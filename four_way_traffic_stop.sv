==> flow/design.v <==
module four_way_traffic_stop(
    input logic clk, reset, car_north, car_south, car_east, car_west,
    input logic car_north_left, car_south_left, car_east_left, car_west_left,
    output logic [1:0] light_north, light_south, light_east, light_west,
    output logic [1:0] left_north, left_south, left_east, left_west
);
    parameter integer FULL_TIME = 11;
    integer counter;
    logic N_start_cmd, E_start_cmd, S_start_cmd, W_start_cmd;
    logic NL_start_cmd, EL_start_cmd, SL_start_cmd, WL_start_cmd;
    logic NL_flash, EL_flash, SL_flash, WL_flash;
    traffic_light T_NORTH(clk, reset, N_start_cmd, light_north);
    traffic_light T_EAST(clk, reset, E_start_cmd,  light_east);
    traffic_light T_SOUTH(clk, reset, S_start_cmd, light_south);
    traffic_light T_WEST(clk, reset, W_start_cmd, light_west);
    left_traffic_light L_NORTH(clk, reset, NL_start_cmd, NL_flash, left_north);
    left_traffic_light L_EAST(clk, reset, NL_start_cmd, EL_flash, left_south);
    left_traffic_light L_SOUTH(clk, reset, NL_start_cmd, SL_flash, left_east);
    left_traffic_light L_WEST(clk, reset, NL_start_cmd, WL_flash, left_west);
    typedef enum logic [2:0]{
        NS_BOTH_GREEN = 3'b000,
        N_DOUBLE_GREEN = 3'b001,
        S_DOUBLE_GREEN = 3'b010,
        EW_BOTH_GREEN = 3'b011,
        E_DOUBLE_GREEN = 3'b100,
        W_DOUBLE_GREEN = 3'b101,
        NS_DOUBLE_LEFT = 3'b110,
        EW_DOUBLE_LEFT = 3'b111
    } state_t;
    state_t current_state, next_state; 
    always_ff @(posedge clk or posedge reset) begin 
        if (reset) begin
            current_state <= NS_BOTH_GREEN;
        end else begin
            current_state <= next_state;
        end
    end
    always_comb begin
        next_state = current_state;
        case(current_state)
            NS_BOTH_GREEN: begin
                if(counter == 0) begin
                    if(car_north_left && car_south_left) begin
                        next_state = NS_DOUBLE_LEFT;
                    end else if ((car_north_left && !car_south_left) && car_north) begin
                        next_state = N_DOUBLE_GREEN;
                    end else if (car_south_left && car_south) begin
                        next_state = S_DOUBLE_GREEN;
                    end else begin
                        next_state = EW_BOTH_GREEN;
                    end
                end
            end
            NS_DOUBLE_LEFT: begin
                if(counter == 0) begin
                    next_state = EW_BOTH_GREEN;
                end
            end
            N_DOUBLE_GREEN: begin
                if(counter == 0) begin
                    next_state = EW_BOTH_GREEN;
                end
            end
            S_DOUBLE_GREEN: begin
                if(counter == 0) begin
                    next_state = EW_BOTH_GREEN;
                end
            end
            EW_BOTH_GREEN: begin
                if(counter == 0) begin
                    if(car_east_left && car_west_left) begin
                        next_state = EW_DOUBLE_LEFT;
                    end else if ((car_east_left && !car_west_left) && car_east) begin
                        next_state = E_DOUBLE_GREEN;
                    end else if (car_west_left && car_west) begin
                        next_state = W_DOUBLE_GREEN;
                    end else begin
                        next_state = NS_BOTH_GREEN;
                    end
                end
            end
            EW_DOUBLE_LEFT: begin
                if(counter == 0) begin
                    next_state = NS_BOTH_GREEN;
                end
            end
            E_DOUBLE_GREEN: begin
                if(counter == 0) begin
                    next_state = NS_BOTH_GREEN;
                end
            end
            W_DOUBLE_GREEN: begin
                if(counter == 0) begin
                    next_state = NS_BOTH_GREEN;
                end
            end
        endcase
    end
    always_comb begin
    N_start_cmd  = 1'b0;
    E_start_cmd  = 1'b0;
    S_start_cmd  = 1'b0;
    W_start_cmd  = 1'b0;
    NL_start_cmd = 1'b0;
    EL_start_cmd = 1'b0;
    SL_start_cmd = 1'b0;
    WL_start_cmd = 1'b0;
    NL_flash = 1'b0;
    EL_flash = 1'b0;
    SL_flash = 1'b0;
    WL_flash = 1'b0;
    case (current_state)
        NS_BOTH_GREEN: begin
            N_start_cmd  = 1'b1; 
            S_start_cmd  = 1'b1; 
            NL_flash     = 1'b1; 
            SL_flash     = 1'b1; 
        end
        N_DOUBLE_GREEN: begin
            N_start_cmd  = 1'b1;
            NL_start_cmd = 1'b1;
        end
        S_DOUBLE_GREEN: begin
            S_start_cmd  = 1'b1;
            SL_start_cmd = 1'b1;
        end
        EW_BOTH_GREEN: begin
            E_start_cmd  = 1'b1;
            W_start_cmd  = 1'b1;
            EL_flash     = 1'b1; 
            WL_flash     = 1'b1; 
        end
        E_DOUBLE_GREEN: begin
            E_start_cmd  = 1'b1;
            EL_start_cmd = 1'b1;
        end
        W_DOUBLE_GREEN: begin
            W_start_cmd  = 1'b1;
            WL_start_cmd = 1'b1;
        end
        NS_DOUBLE_LEFT: begin
            NL_start_cmd = 1'b1;
            SL_start_cmd = 1'b1;
        end
        EW_DOUBLE_LEFT: begin
            EL_start_cmd = 1'b1;
            WL_start_cmd = 1'b1;
        end
        default: begin
            N_start_cmd  = 1'b0;
            E_start_cmd  = 1'b0;
            S_start_cmd  = 1'b0;
            W_start_cmd  = 1'b0;
            NL_start_cmd = 1'b0;
            EL_start_cmd = 1'b0;
            SL_start_cmd = 1'b0;
            WL_start_cmd = 1'b0;
            NL_flash = 1'b0;
            EL_flash = 1'b0;
            SL_flash = 1'b0;
            WL_flash = 1'b0;
        end
    endcase
end
    always_ff @(posedge clk) begin
        if (reset) begin
            counter <= FULL_TIME;
        end
        else begin
            if (current_state != next_state) begin
                counter <= FULL_TIME;
            end
            if (counter > 0)
                counter <= counter -1;
        end
    end
endmodule
module left_traffic_light(
    input logic clk, reset, start, flash,
    output logic [1:0] light_color
);
    parameter integer GREEN_TIME = 5;
    parameter integer YELLOW_TIME =2;
    parameter integer RED_TIME = 4;
    parameter integer FLASHING_YELLOW_TIME = 5;
    integer counter;
    typedef enum logic [1:0]{
        S_GREEN = 2'b00,
        S_YELLOW = 2'b01,
        S_RED = 2'b10,
        S_FLASHING_YELLOW = 2'b11
    } state_t;
    state_t current_state, next_state; 
    always_comb begin 
        next_state = current_state;
        case(current_state)
            S_GREEN: begin 
                if(counter == 0) begin
                    next_state = S_YELLOW;
                end
            end
            S_YELLOW: begin
                if (counter == 0) begin
                    next_state = S_RED;
                end
            end
            S_RED: begin 
                if (counter == 0) begin
                    if (!flash) begin
                        next_state = S_GREEN;
                    end else begin
                        next_state = S_FLASHING_YELLOW;
                    end
                end
            end
            S_FLASHING_YELLOW: begin
                if (counter == 0) begin
                    next_state = S_YELLOW;
                end
            end
            default: next_state = S_RED;
        endcase
    end
    always_ff @(posedge clk or posedge reset) begin
        if (reset) begin
            counter <= RED_TIME;
            current_state <= S_RED;
        end
        else begin
            if (current_state != next_state) begin
                case (next_state) 
                    S_GREEN: counter <= GREEN_TIME;
                    S_YELLOW: counter <= YELLOW_TIME;
                    S_RED: counter <= RED_TIME;
                    S_FLASHING_YELLOW: counter <= FLASHING_YELLOW_TIME;
                    default: counter <= GREEN_TIME;
                endcase
            end
            if (start) begin
            current_state <= next_state;
            if (counter > 0)
                counter <= counter - 1;
            end
        end
    end
    assign light_color = current_state;
endmodule
module traffic_light(
    input logic clk, reset, start,
    output logic [1:0] light_color
);
    parameter integer GREEN_TIME = 5;
    parameter integer YELLOW_TIME =2;
    parameter integer RED_TIME = 4;
    integer counter;
    typedef enum logic [1:0]{
        S_GREEN = 2'b00,
        S_YELLOW = 2'b01,
        S_RED = 2'b10
    } state_t;
    state_t current_state, next_state; 
    always_comb begin 
        next_state = current_state;
        case(current_state)
            S_GREEN: begin 
                if(counter == 0) begin
                    next_state = S_YELLOW;
                end
            end
            S_YELLOW: begin
                if (counter == 0) begin
                    next_state = S_RED;
                end
            end
            S_RED: begin 
                if (counter == 0) begin
                    next_state = S_GREEN;
                end
            end
            default: next_state = S_GREEN;
        endcase
    end
    always_ff @(posedge clk or posedge reset) begin
        if (reset) begin
            counter <= RED_TIME;
            current_state <= S_RED;
        end
        else begin
            if (current_state != next_state) begin
                case (next_state) 
                    S_GREEN: counter <= GREEN_TIME;
                    S_YELLOW: counter <= YELLOW_TIME;
                    S_RED: counter <= RED_TIME;
                    default: counter <= GREEN_TIME;
                endcase
            end
            if (start) begin
            current_state <= next_state;
            if (counter > 0)
                counter <= counter - 1;
            end
        end
    end
    assign light_color = current_state;
endmodule
## From RTL to reports: four_way_traffic_stop

The steps from the RTL of four_way_traffic_stop to its reports follow in flow order.
Line numbers count from 1 in the design file above.
Operators carry their Yosys type and port widths (W data, S select, Z words).
A cell with -- has no value.

| set-up | value |
|---|---|
| top | four_way_traffic_stop |
| clock input | clk |
| standard-cell library | sky130hd |
| library corner | tt_025C_1v80 |

## Word-level counts

Yosys after proc, flatten, opt, wreduce and memory -nomap, before mapping. Memory bits, and registers merged into a memory's read port (data or address), are not among the register bits. Print and check cells are not counted. Equal cells are merged and count once.
Memory sizes are those after Yosys's memory passes, which may raise the word count (mostly to a power of two), join words into wider ones and drop unused or constant bits.

| operators by class | value |
|---|---|
| add/sub/neg operators | 9 |
| $mul | 0 |
| div/mod/pow operators | 0 |
| order comparisons | 9 |
| equal/unequal tests | 56 |
| shift-type cells | 0 |
| muxes and demuxes | 81 |
| bitwise logic cells | 0 |
| reduce/logical cells | 43 |

Operator list:

| kind | count |
|---|---|
| $mux W32 | 26 |
| $pmux W32 S3 | 4 |
| $gt A32 B1 Y1 const B | 9 |
| $sub A32 B2 Y32 const B | 9 |
| $logic_not A32 Y1 | 9 |
| $mux W2 | 29 |
| $eq A2 B2 Y1 const B | 24 |
| $pmux W2 S3 | 8 |
| $eq A2 B1 Y1 const B | 16 |
| $logic_not A2 Y1 | 12 |
| $pmux W3 S2 | 4 |
| $mux W3 | 8 |
| $ne A2 B2 Y1 | 8 |
| $reduce_or A2 Y1 | 8 |
| $eq A3 B3 Y1 const B | 4 |
| $pmux W3 S4 | 1 |
| $logic_and A1 B1 Y1 | 8 |
| $eq A3 B2 Y1 const B | 2 |
| $reduce_or A3 Y1 | 2 |
| $eq A3 B1 Y1 const B | 1 |
| $ne A3 B3 Y1 | 1 |
| $logic_not A3 Y1 | 1 |
| $logic_not A1 Y1 | 2 |
| $reduce_bool A2 Y1 | 1 |
| $mux W1 | 1 |

| word-level totals | value |
|---|---|
| flip-flop bits (word level) | 307 |
| latch bits | 0 |
| RAM bits | 0 |
| ROM bits | 96 |
| word width x clocked read ports | 0 |
| memories kept | 1 |
| input port bits | 10 |
| output and inout bits | 16 |
| cells after elaboration | 217 |

Memory list:

| name | words | width | rd ports | write ports | line | RTL |
|---|---|---|---|---|---|---|
| (no name shown) | 8 | 12 | 1 | 0 | 112 | `case (current_state)` |

## Depth

Longest topological path by Yosys (ltp), each cell counted once; first at word level (registers and memories cut), then after technology mapping (sequential cells cut; the memories' decode and read muxes count).

| logic depth | value |
|---|---|
| word-level depth | 10 |
| ABC_AREA | 1 |
| gate-level depth with buffers | 17 |

## Netlist

The flow's flattened synthesis, as Yosys stat reports it; memories are mapped. The netlist is that of the ABC_AREA named above (0 if unset); the other value can give another one.

Cell types:

| cell | count | area in all (µm²) |
|---|---|---|
| sky130_fd_sc_hd__dfrtp_1 | 259 | 6.48E+03 |
| sky130_fd_sc_hd__nand2_1 | 490 | 1.84E+03 |
| sky130_fd_sc_hd__nor2_1 | 335 | 1.26E+03 |
| sky130_fd_sc_hd__inv_1 | 279 | 1.05E+03 |
| sky130_fd_sc_hd__xor2_1 | 101 | 884.598 |
| sky130_fd_sc_hd__nand3_1 | 176 | 880.845 |
| sky130_fd_sc_hd__dfxtp_1 | 32 | 640.614 |
| sky130_fd_sc_hd__o21ai_0 | 118 | 590.566 |
| sky130_fd_sc_hd__a21oi_1 | 94 | 470.451 |
| sky130_fd_sc_hd__dfstp_2 | 16 | 420.403 |
| sky130_fd_sc_hd__nand4_1 | 53 | 331.568 |
| sky130_fd_sc_hd__ha_1 | 26 | 325.312 |
| sky130_fd_sc_hd__nor3_1 | 59 | 295.283 |
| sky130_fd_sc_hd__mux2i_1 | 24 | 240.23 |
| sky130_fd_sc_hd__o21ai_1 | 48 | 240.23 |
| sky130_fd_sc_hd__nor2_2 | 31 | 193.936 |
| sky130_fd_sc_hd__nor2_4 | 17 | 191.434 |
| sky130_fd_sc_hd__inv_2 | 47 | 176.419 |

Other cell types: 45; their cells: 277.

| mapped netlist | value |
|---|---|
| standard cells after synthesis | 2482 |
| synthesis area | 18679.2 µm² |
| sequential area | 7542.2 µm² |
| flip-flop cells | 307 |

## Worst setup path after synthesis

Source: OpenSTA report_checks on the synthesized netlist (no wires, ideal clock, input and output delay 20% of the period each), path of least setup slack; recovery checks are left aside. Register names are those of the netlist, which keeps one name where synthesis merged equal registers.

| timing after synthesis | value |
|---|---|
| kind | in2reg |
| start | input reset |
| end | register counter[15] |
| clock period | 9.65 ns |
| input delay | 1.930 ns |
| arrival time | 9.573 ns |
| path slack | -0.102 ns |
| path delay | 7.822 ns |
| stages on the path | 3 |
| path buffers | 1 |
| period reached after synthesis | 9.752 ns |

"path delay" = arrival - input delay + setup time.
"stages on the path": output pins that drive a net of the path, with the launching flip-flop's if there is one; two outputs of one cell count as two.
"period reached after synthesis" = period - worst setup slack (recovery checks aside). The figure is calculated, with input and output delays left at 20% of the set period.
A register here has more assigning lines than the two given.

| between the ends, after synthesis | value |
|---|---|
| cell sequence | sky130_fd_sc_hd__clkbuf_1 sky130_fd_sc_hd__clkinv_1 sky130_fd_sc_hd__o221a_2 |
| cells in the longest elaborated chain | 0 |

Ends and longest elaborated chain, after synthesis:

| what | line | RTL |
|---|---|---|
| from (decl) | 2 | `input logic clk, reset, car_north, car_south, car_east, car_west,` |
| to (assign) | 167 | `counter <= FULL_TIME;` |
| to (assign) | 174 | `counter <= counter -1;` |
| to (decl) | 8 | `integer counter;` |

## Worst path after layout

From the final timing report of entry A: the path of least setup slack in the routed layout; clock arrival at registers is part of the times.

| timing post-layout | value |
|---|---|
| kind | reg2reg |
| start | register current_state[2] |
| end | register L_NORTH.counter[17] |
| clock period | 7.14 ns |
| arrival time | 3.70 ns |
| path slack | 3.86 ns |
| stages on the path | 13 |
| path buffers | 1 |

The rows between start and end are the longest chain of elaborated cells between them; the timing report does not say that the signal goes this way. Where chains are equally long, one stands for them.
Each line given opens the expression or statement behind the cell; cells for indexed reads and writes are added by Yosys, which also makes memories of some case tables.
A memory read counts as a cell of the chain, while the word-level depth stops at memories.
A register here has more assigning lines than the two given.

| between the ends, post-layout | value |
|---|---|
| cell sequence | sky130_fd_sc_hd__dfrtp_1 sky130_fd_sc_hd__nor2_8 sky130_fd_sc_hd__inv_2 sky130_fd_sc_hd__nor2_2 sky130_fd_sc_hd__a21oi_2 sky130_fd_sc_hd__buf_4 sky130_fd_sc_hd__inv_4 sky130_fd_sc_hd__nand3_2 sky130_fd_sc_hd__inv_2 sky130_fd_sc_hd__nand4_1 sky130_fd_sc_hd__nand3b_1 sky130_fd_sc_hd__nand3_1 sky130_fd_sc_hd__o21ai_0 |
| cells in the longest elaborated chain | 10 |

Ends and longest elaborated chain, post-layout:

| what | line | RTL |
|---|---|---|
| from (decl) | 30 | `state_t current_state, next_state;` |
| from (assign) | 33 | `current_state <= NS_BOTH_GREEN;` |
| from (assign) | 35 | `current_state <= next_state;` |
| $mem_v2 Z8 W12 | 112 | `case (current_state)` |
| $mux W2 | 209 | `if (!flash) begin` |
| $mux W2 | 208 | `if (counter == 0) begin` |
| $pmux W2 S3 | 196 | `case(current_state)` |
| $logic_not A2 Y1 | 231 | `case (next_state)` |
| $reduce_or A2 Y1 | -- |  |
| $pmux W32 S3 | 231 |  |
| $mux W32 | 230 | `if (current_state != next_state) begin` |
| $mux W32 | 241 | `if (counter > 0)` |
| $mux W32 | 239 | `if (start) begin` |
| to (assign) | 236 | `default: counter <= GREEN_TIME;` |
| to (assign) | 242 | `counter <= counter - 1;` |
| to (decl) | 186 | `integer counter;` |

--- measured runs ---
Settings and measured results of 2 stored flow runs for module four_way_traffic_stop (sky130hd), not sorted in any way. The constraints put input and output delay at 20% of the set period each and load the outputs with 0.01 pF.
"achieved clock period" means the clock period less the worst setup slack. The figure is calculated, with input and output delays left at 20% of the set period.
"worst setup path time" = time allowed to the worst setup path (clock period - input delay - output delay, where it has them) - its slack; a late launch clock adds to it, a late capture clock takes from it.
Among the settings, . means not set for that run.

| name | entry A | entry B |
|---|---|---|
| period_ns | 7.14 | 6.37 |
| CORE_UTILIZATION | 39 | 32 |
| SETUP_SLACK_MARGIN | 0.19 | 0.43 |
| CORE_ASPECT_RATIO | 0.56 | 1.81 |
| CORE_MARGIN | 8 | 4 |
| CELL_PAD_IN_SITES_GLOBAL_PLACEMENT | 0 | . |
| CELL_PAD_IN_SITES_DETAIL_PLACEMENT | 1 | 1 |
| TNS_END_PERCENT | 50 | 65 |
| ABC_AREA | 1 | . |
| MIN_ROUTING_LAYER | met2 | met1 |
| CAP_MARGIN | 20 | 5 |
| SLEW_MARGIN | 20 | 25 |
| PLACE_DENSITY | . | 0.59 |
| GPL_TIMING_DRIVEN | . | 1 |
| achieved clock period (ns) | 3.279 | 3.772 |
| synthesis area (µm²) | 18679.2 | 17490.5 |
| lowest setup slack (ns) | 3.861 | 2.598 |
| worst setup path time (ns) | 3.28 | 3.77 |
| class of the worst setup path | reg2reg | reg2reg |
| total negative slack (ns) | 0.000 | 0.000 |
| die area (µm²) | 55450.1 | 58627.9 |
| final design utilization (%) | 43.3 | 36.0 |
--- end ---
